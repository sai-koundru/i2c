==> flow/design.v <==
module i2c_master_fsm 
(
    input wire clk,
    input wire trigger,
    input wire [6:0] address,                    
    input wire rw,                               
    input wire [7:0] din,
    output reg [7:0] dout,
    output reg sclk,
    output reg sda_dir = 1,                    
    inout wire sda
);
parameter                 IDLE                              =          4'd0,                               
                          START                             =          4'd1,           
                          SEND_ADDRESS                      =          4'd2,                              
                          ADDRESS_ACK                       =          4'd3,               
                          SEND_DATA                         =          4'd4,                
                          DATA_ACK                          =          4'd5,               
                          RECEIVE                           =          4'd6,             
                          MASTER_ACK                        =          4'd7,                  
                          STOP                              =          4'd8,            
                          END                               =          4'd9;
reg [3:0] shift_reg_counter = 0;
reg [7:0] clk_counter = 0;
reg [7:0] shift_reg = 0;
reg [3:0] state = IDLE;
reg sda_out = 1;
reg temp = 0;
    assign sda = sda_dir ? sda_out : 1'bz;              
    always @(posedge clk) 
        begin
        if (trigger) 
            begin
                shift_reg <= {address, rw};
                sda_out <= 1;
                sda_dir <= 1;
            end
        end
always @(posedge clk) 
begin
    case (state)
    IDLE: begin
        sclk <= 1;
        sda_out <= 1;
        clk_counter <= 0;
        shift_reg_counter <= 0;
        if(trigger == 1)
        begin
        state <= START;
        end
        end                         
    START: begin
        if (clk_counter == 125)            
            begin
                sda_out <= 0;              
                clk_counter <= 0;
                state <= SEND_ADDRESS;
            end 
        else 
            begin
                clk_counter <= clk_counter + 1;             
            end
        end
    SEND_ADDRESS: begin
        if (clk_counter == 125)                                            
            begin
                clk_counter <= 0;
                sclk <= ~sclk;
                    if (sclk == 0)                                  
                        begin 
                            sda_out <= shift_reg[7];                               
                            shift_reg <= {shift_reg[6:0], 1'b0};                  
                                if(temp == 0) 
                                    begin
                                        shift_reg_counter <= 0;
                                        temp <= 1;
                                    end
                    else 
                        begin
                            if (shift_reg_counter == 7 && sclk == 0)              
                                begin
                                    shift_reg_counter <= 0;
                                    sda_dir <= 0;                                 
                                    state <= ADDRESS_ACK;                         
                                end
                        else 
                            begin
                                shift_reg_counter <= shift_reg_counter + 1;      
                                sda_dir <= 1;
                            end
                        end
            end
        end 
        else 
            begin
                clk_counter <= clk_counter + 1;
            end 
    end
    ADDRESS_ACK: begin
        if (clk_counter == 125) 
            begin
                clk_counter <= 0;
                sclk <= ~sclk;
                    if (sclk == 1) 
                        begin
                            if(sda == 0)
                                begin
                                    if (!rw)                                              
                                        begin
                                            shift_reg <= din;
                                            state <= SEND_DATA;
                                            temp <= 0;
                                        end 
                                    else               
                                        begin
                                            state <= RECEIVE;
                                        end
                                end
                    else 
                        begin   
                            state <= STOP; 
                        end 
            end
        end
        else begin
            clk_counter <= clk_counter + 1;
       end
    end
    SEND_DATA: begin                                                           
        if (clk_counter == 125) 
        begin
            clk_counter <= 0;
            sclk <= ~sclk;
            if (sclk == 0) 
            begin
                sda_out <= shift_reg[7];
                shift_reg <= {shift_reg[6:0], 1'b0};
                if(temp == 0) begin
                    shift_reg_counter <= 0;
                    temp <= 1;
                    sda_dir <= 1;
                end
                else begin
                    shift_reg_counter <= shift_reg_counter + 1;
                end
                if (shift_reg_counter == 7 && sclk == 0) 
                begin
                    shift_reg_counter <= 0;
                    state <= DATA_ACK;
                    sda_dir <= 0;
                end
            end
        end 
        else begin
            clk_counter <= clk_counter + 1;
        end
    end
    DATA_ACK: begin
        if (clk_counter == 125) 
        begin
            clk_counter <= 0;
            sclk <= ~sclk;
            if (sclk == 1)   begin
                if(sda == 0) begin
                    state <= STOP;
                end
            end
        end 
        else 
        clk_counter <= clk_counter + 1;
    end
    RECEIVE: begin                                  
        if (clk_counter == 125) 
        begin
            clk_counter <= 0;
            sclk <= ~sclk;
            if (sclk == 1) 
            begin
                dout <= {dout[6:0], sda};
                shift_reg_counter <= shift_reg_counter + 1;
            end
        end 
        else 
        clk_counter <= clk_counter + 1;
        if (shift_reg_counter == 8 && sclk == 1) 
        begin
            shift_reg_counter <= 0;
            sda_dir <= 1;
            sda_out <= 1;                                                    
            state <= MASTER_ACK;
        end
    end
    MASTER_ACK: begin
        if (clk_counter == 125) 
        begin
            clk_counter <= 0;
            sclk <= ~sclk;
            if (sclk == 1) 
            begin
                state <= STOP;
            end
        end 
        else 
        clk_counter <= clk_counter + 1;
    end
    STOP: begin
        if (clk_counter == 125) 
        begin
            clk_counter <= 0;
            sda_out <= 0;             
            sclk <= 1;
                #250;
                sda_out <= 1;
            state <= IDLE;
        end 
        else 
        clk_counter <= clk_counter + 1;
    end
    END: begin
        sda_out <= 1;
        sclk <= 1;
    end
    default: state <= END;
    endcase
    end
endmodule
module i2c_slave_fsm
(
    input wire clk,            
    inout wire sda,            
    input wire sclk,
    input sda_dir_m
);
parameter SLAVE_ADDRESS = 7'b1010001;
reg [4:0] state = 0;
reg sda_out = 1'b1;
reg [7:0] shift_reg = 0;
reg [7:0] clk_counter = 0;
reg [7:0] sclk_counter  = 0 ;
reg [3:0] shift_reg_counter = 0;
        assign sda = sda_dir_m ?  1'bz : sda_out;
parameter                 IDLE                             =      4'd0,
                          ADDR_st                          =      4'd1,
                          ADDR_ACK                         =      4'd2,
                          DATA                             =      4'd3,
                          DATA_ACK                         =      4'd4,
                          STOP_CONDITIONS                  =      4'd5,
                          END                              =      4'd6;
reg temp = 0;
reg temp2 = 0;
reg ack_pass = 0;
reg sclk_prev = 1'b1;
reg sda_prev = 1'b1;
wire start_condition = (sda_prev == 1 && sda == 0 && sclk == 1);          
wire stop_condition = (sda_prev == 0 && sda == 1 && sclk == 1);          
always @(posedge clk) 
        begin
            if(clk_counter == 125)
                begin
                    sda_prev <= sda;
                    sclk_prev <= sclk;
                end
            else
                begin
                    clk_counter <= clk_counter + 1;
                end
        end
always @(posedge clk) 
    begin
case (state)
    IDLE: begin
        shift_reg_counter <= 0;
            if (start_condition) 
                begin
                    state <= ADDR_st;
                end 
          end 
    ADDR_st: begin
        if (sclk_prev == 1 && sclk == 0) 
            begin
                shift_reg <= {shift_reg[6:0], sda};
                    if(temp == 0) 
                        begin
                            shift_reg_counter <= 0; 
                            temp <= 1;
                        end
        else 
            begin
                shift_reg_counter <= shift_reg_counter + 1;
            end
                if (shift_reg_counter == 7 )                              
                    begin
                        shift_reg_counter <= 0;
                        temp2 <= 1;
                        state <= ADDR_ACK;
                    end
          end
end
    ADDR_ACK: begin
       if (sclk_prev == 0 && sclk == 1) 
        begin
            if (shift_reg[7:1] == SLAVE_ADDRESS) 
                begin                                   
                    sda_out <= 0;   
                    ack_pass <= 1;
                if (sclk_prev == 1 && sclk == 0) 
                begin
                    state <= DATA;
                    ack_pass <= 0;
                end
                end 
            else 
                begin
                    sda_out <= 1;   
                    ack_pass <= 0;
                    state <= IDLE;
                end
        end
end
    DATA: begin
        if (sclk_prev == 1 && sclk == 0) 
            begin
                shift_reg <= {shift_reg[6:0], sda};
                shift_reg_counter <= shift_reg_counter + 1;
            end
        if (shift_reg_counter == 7 && sclk_prev == 1 && sclk == 0) 
            begin
                shift_reg_counter <= 0;
                state <= DATA_ACK;
            end
end
    DATA_ACK: begin
           if (sclk_prev == 0 && sclk == 1)  
                begin
                     if (shift_reg[7:0] == 8'hAB)  
                        begin                                   
                            sda_out <= 0;   
                            ack_pass <= 1;
                        end 
                        else 
                            begin
                                sda_out <= 1;   
                                ack_pass <= 0;
                            end
                end
        if (sclk_prev == 1 && sclk == 0) 
            begin
                state <= STOP_CONDITIONS;
                ack_pass <= 0;
            end              
end
    STOP_CONDITIONS: begin
    if (stop_condition) 
        begin
            state <= IDLE;
        end
end
    END: begin
        sda_out <= 1;
    end
    default: state <= END;
    endcase
end
endmodule
module i2c_top
(
    input wire clk,
    input wire trigger,
    input wire [6:0] address,
    input wire rw,
    input wire [7:0] din,
    output wire [7:0] dout,
    output wire sclk,
    output wire sda_dir,
    inout wire sda
);
    i2c_master_fsm master_inst ( .clk(clk), .trigger(trigger), .address(address), .rw(rw), .din(din), .dout(dout), .sclk(sclk), .sda(sda), .sda_dir(sda_dir)  );
    i2c_slave_fsm slave_inst ( .clk(clk), .sclk(sclk), .sda(sda), .sda_dir_m(sda_dir) );
endmodule
### From RTL to reports: i2c_top

What the tools print for i2c_top, step after step.
Line numbers count from 1 in the design file above.
Operators: Yosys type, input widths -> output width; for muxes data width and select width s.
Cell names lack the library's common part.
The mark -- stands for no value.

* design top: i2c_top
* clock: clk
* library: sky130hd
* corner: tt_025C_1v80

### Elaborated design

Source: Yosys, flattened and elaborated, memories not mapped. Widths are those after wreduce. Registers that Yosys merges into a memory's read port (data or address) are not register bits. Print and check cells do not count. Equal cells are merged and count once.

* word-level cells: 97
* input bits: 18
* register bits: 18

* mux-type cells: 34
* reduce/logical cells: 17
* bitwise logic cells: 4
* add/subtract/negate cells: 2
* equal/unequal tests: 35

Operators by type and width (number)
* $mux 4: 24
* $ne 2x1->1 const B: 16
* $pmux 4 s8: 1
* $eq 4x3->1 const B: 5
* $reduce_and 19->1: 1
* $pmux 8 s2: 1
* $pmux 4 s4: 1
* $reduce_and 7->1: 2
* $eq 4x4->1 const B: 3
* $ne 2x2->1 const B: 5
* $reduce_bool 9->1: 1
* $reduce_or 2->1: 4
* $eq 4x2->1 const B: 2
* $add 8x1->8 const B: 1
* $eq 8x7->1 const B: 1
* $reduce_bool 8->1: 1
* $reduce_or 8->1: 1
* $mux 8: 1
* $ne 3x1->1 const B: 2
* $reduce_or 6->1: 1
* $mux 1: 5
* $not 1->1: 4
* $add 4x1->4 const B: 1
* $eq 4x1->1 const B: 1
* $logic_not 4->1: 1
* $reduce_bool 4->1: 1
* $reduce_and 3->1: 1
* $reduce_bool 3->1: 1

Other operator kinds: 2; their cells: 3.

### Longest topological paths

Yosys ltp: most cells in a row. Word level: on the elaborated netlist, between registers, memories and ports. Mapped: between sequential cells and ports; inverters and the memories' decode and read muxes count.

* word-level depth: 7
* ABC_AREA: 0
* gate-level depth with buffers: 6
* mapped depth without buffers: 6

### Mapped cells and area

The flow's flattened synthesis, as Yosys stat reports it; memories are mapped. The netlist is that of the ABC_AREA named above (0 if unset); the other value can give another one.
Totals and module areas in this step are rounded.

* mapped flip-flops: 18
* mapped area: 0.00121 mm²
* sequential part of the area: 0.000541 mm²
* buffers: 16
* mapped cells: 124

Cell types
* edfxtp_1: number 18, total area 540.518 µm²
* buf_4: number 12, total area 90.086 µm²
* nor2_1: number 16, total area 60.058 µm²
* xor2_1: number 6, total area 52.55 µm²
* ha_1: number 4, total area 50.048 µm²
* xnor2_1: number 4, total area 35.034 µm²
* nand2_1: number 8, total area 30.029 µm²
* nand3_1: number 6, total area 30.029 µm²
* a21oi_1: number 5, total area 25.024 µm²
* nor3_1: number 5, total area 25.024 µm²
* inv_1: number 6, total area 22.522 µm²
* o32a_1: number 2, total area 20.019 µm²
* nand2b_1: number 3, total area 18.768 µm²
* or4b_4: number 1, total area 13.763 µm²
* and3_1: number 2, total area 12.512 µm²
* or3_1: number 2, total area 12.512 µm²
* or4bb_2: number 1, total area 12.512 µm²
* buf_6: number 1, total area 11.261 µm²

Not listed: further types 20, cells in them 22.
The figures by module come from a second, unflattened synthesis with its own total; it is not the netlist above.

* cells (unflattened synthesis): 217
* area total of the unflattened synthesis: 0.00249 mm²

Rows give one instance, submodules left out.

By module
* i2c_slave_fsm: cells 100, area 0.00129 mm², times used 1
* i2c_master_fsm: cells 117, area 0.0012 mm², times used 1
* i2c_top: cells 0, area 0 mm², times used 1

### Path before layout

OpenSTA on the mapped netlist: ideal clock, no wires. The path of least setup slack (recovery checks aside). Input and output delay are each 20% of the period. Register names are those of the netlist, which keeps one name where synthesis merged equal registers.

* path type: register to register
* start: reg master_inst.shift_reg_counter[0]
* end: reg master_inst.state[0]
* arrival: 1673 ps
* driving pins on the path: 6
* buffers on the path: 0
* setup time: 361 ps
* required time: 1539 ps
* path slack: -135 ps
* clock period: 1900 ps
* delay of the path: 2034 ps
* synthesis period reached: 2035 ps

"delay of the path" = arrival - input delay + setup time.
"driving pins on the path": output pins that drive a net of the path, with the launching flip-flop's if there is one; two outputs of one cell count as two.
"synthesis period reached" = period - worst setup slack (recovery checks aside). The figure is calculated, with input and output delays left at 20% of the set period.
Between the ends stands the longest chain of elaborated cells between them, by number of cells; it is not shown to be the way that was timed. Of several equally long chains one is given.
Each line given opens the expression or statement behind the cell; cells for indexed reads and writes are added by Yosys, which also makes memories of some case tables.
At most two assigning lines are given for a register; there are more.
Only ways into the end's enable, where the timed path ends, are counted here.

* path through: edfxtp_1 ha_1 or4bb_2 nand3_1 o211ai_1 nor3_1
* cells in the longest elaborated chain: 4
* elaborated cells on any way between the ends: 8
* classes of those cells: eq/ne (5); reduce/logical (3)

RTL lines, path after synthesis
* start, declared: RTL line 23 `reg [3:0] shift_reg_counter = 0;`
* start, assigned: RTL line 88 `shift_reg_counter <= shift_reg_counter + 1;`
* start, assigned: RTL line 144 `shift_reg_counter <= shift_reg_counter + 1;`
* $eq 4x3->1: RTL line 80 `if (shift_reg_counter == 7 && sclk == 0)`
* $logic_and 1x1->1: RTL line 80
* $ne 2x1->1
* $reduce_and 19->1
* end, assigned: RTL line 57 `state <= SEND_ADDRESS;`
* end, assigned: RTL line 84 `state <= ADDRESS_ACK;`
* end, declared: RTL line 26 `reg [3:0] state = IDLE;`

==> runs of i2c_top <==
Record of 2 stored runs of the RTL-to-layout flow on i2c_top, platform sky130hd. The runs are unordered. Constraints: input delay and output delay 20% of the set period each, output load 0.01 pF.

### Flow run 1

==> flow/run.sh <==
#!/bin/bash
# the make line also repeats the synthesis and layout settings of config.mk as NAME=value (left out here)
make -C /OpenROAD-flow-scripts/flow DESIGN_CONFIG=/design/flow/config.mk WORK_HOME=/design/flow/orfs CLKGATE_MAP_FILE= finish
==> flow/config.mk <==
export PLATFORM = sky130hd
export DESIGN_NAME = i2c_top
export DESIGN_NICKNAME = i2c_top
export VERILOG_FILES = /design/flow/design.v
export SDC_FILE = /design/flow/constraint.sdc
export NUM_CORES = 4
export LEC_CHECK = 0
export CAP_MARGIN = 25
export CORE_ASPECT_RATIO = 1.97
export CORE_MARGIN = 2
export CORE_UTILIZATION = 69
export CTS_CLUSTER_DIAMETER = 365
export CTS_CLUSTER_SIZE = 61
export SETUP_SLACK_MARGIN = 0.34
export SLEW_MARGIN = 20
export TNS_END_PERCENT = 55
==> flow/constraint.sdc <==
create_clock -name core_clock -period 1.6 [get_ports {clk}]
set_input_delay 0.3200 -clock core_clock [delete_from_list [all_inputs] [get_ports {clk}]]
set_output_delay 0.3200 -clock core_clock [all_outputs]
set_load 0.01 [all_outputs]

Outcome of flow run 1: not finished: routing ended with error DPL-0038

### Flow run 2

==> flow/run.sh <==
#!/bin/bash
# the make line also repeats the synthesis and layout settings of config.mk as NAME=value (left out here)
make -C /OpenROAD-flow-scripts/flow DESIGN_CONFIG=/design/flow/config.mk WORK_HOME=/design/flow/orfs CLKGATE_MAP_FILE= finish
==> flow/config.mk <==
export PLATFORM = sky130hd
export DESIGN_NAME = i2c_top
export DESIGN_NICKNAME = i2c_top
export VERILOG_FILES = /design/flow/design.v
export SDC_FILE = /design/flow/constraint.sdc
export NUM_CORES = 4
export LEC_CHECK = 0
export ABC_AREA = 1
export CAP_MARGIN = 20
export CELL_PAD_IN_SITES_GLOBAL_PLACEMENT = 1
export CORE_ASPECT_RATIO = 0.86
export CORE_MARGIN = 10
export CORE_UTILIZATION = 71
export GPL_ROUTABILITY_DRIVEN = 1
export MIN_ROUTING_LAYER = met1
export PLACE_DENSITY = 0.54
export SETUP_SLACK_MARGIN = -0.01
export SLEW_MARGIN = 20
==> flow/constraint.sdc <==
create_clock -name core_clock -period 1.48 [get_ports {clk}]
set_input_delay 0.2960 -clock core_clock [delete_from_list [all_inputs] [get_ports {clk}]]
set_output_delay 0.2960 -clock core_clock [all_outputs]
set_load 0.01 [all_outputs]

Outcome of flow run 2: not finished: placement ended with error GPL-0301
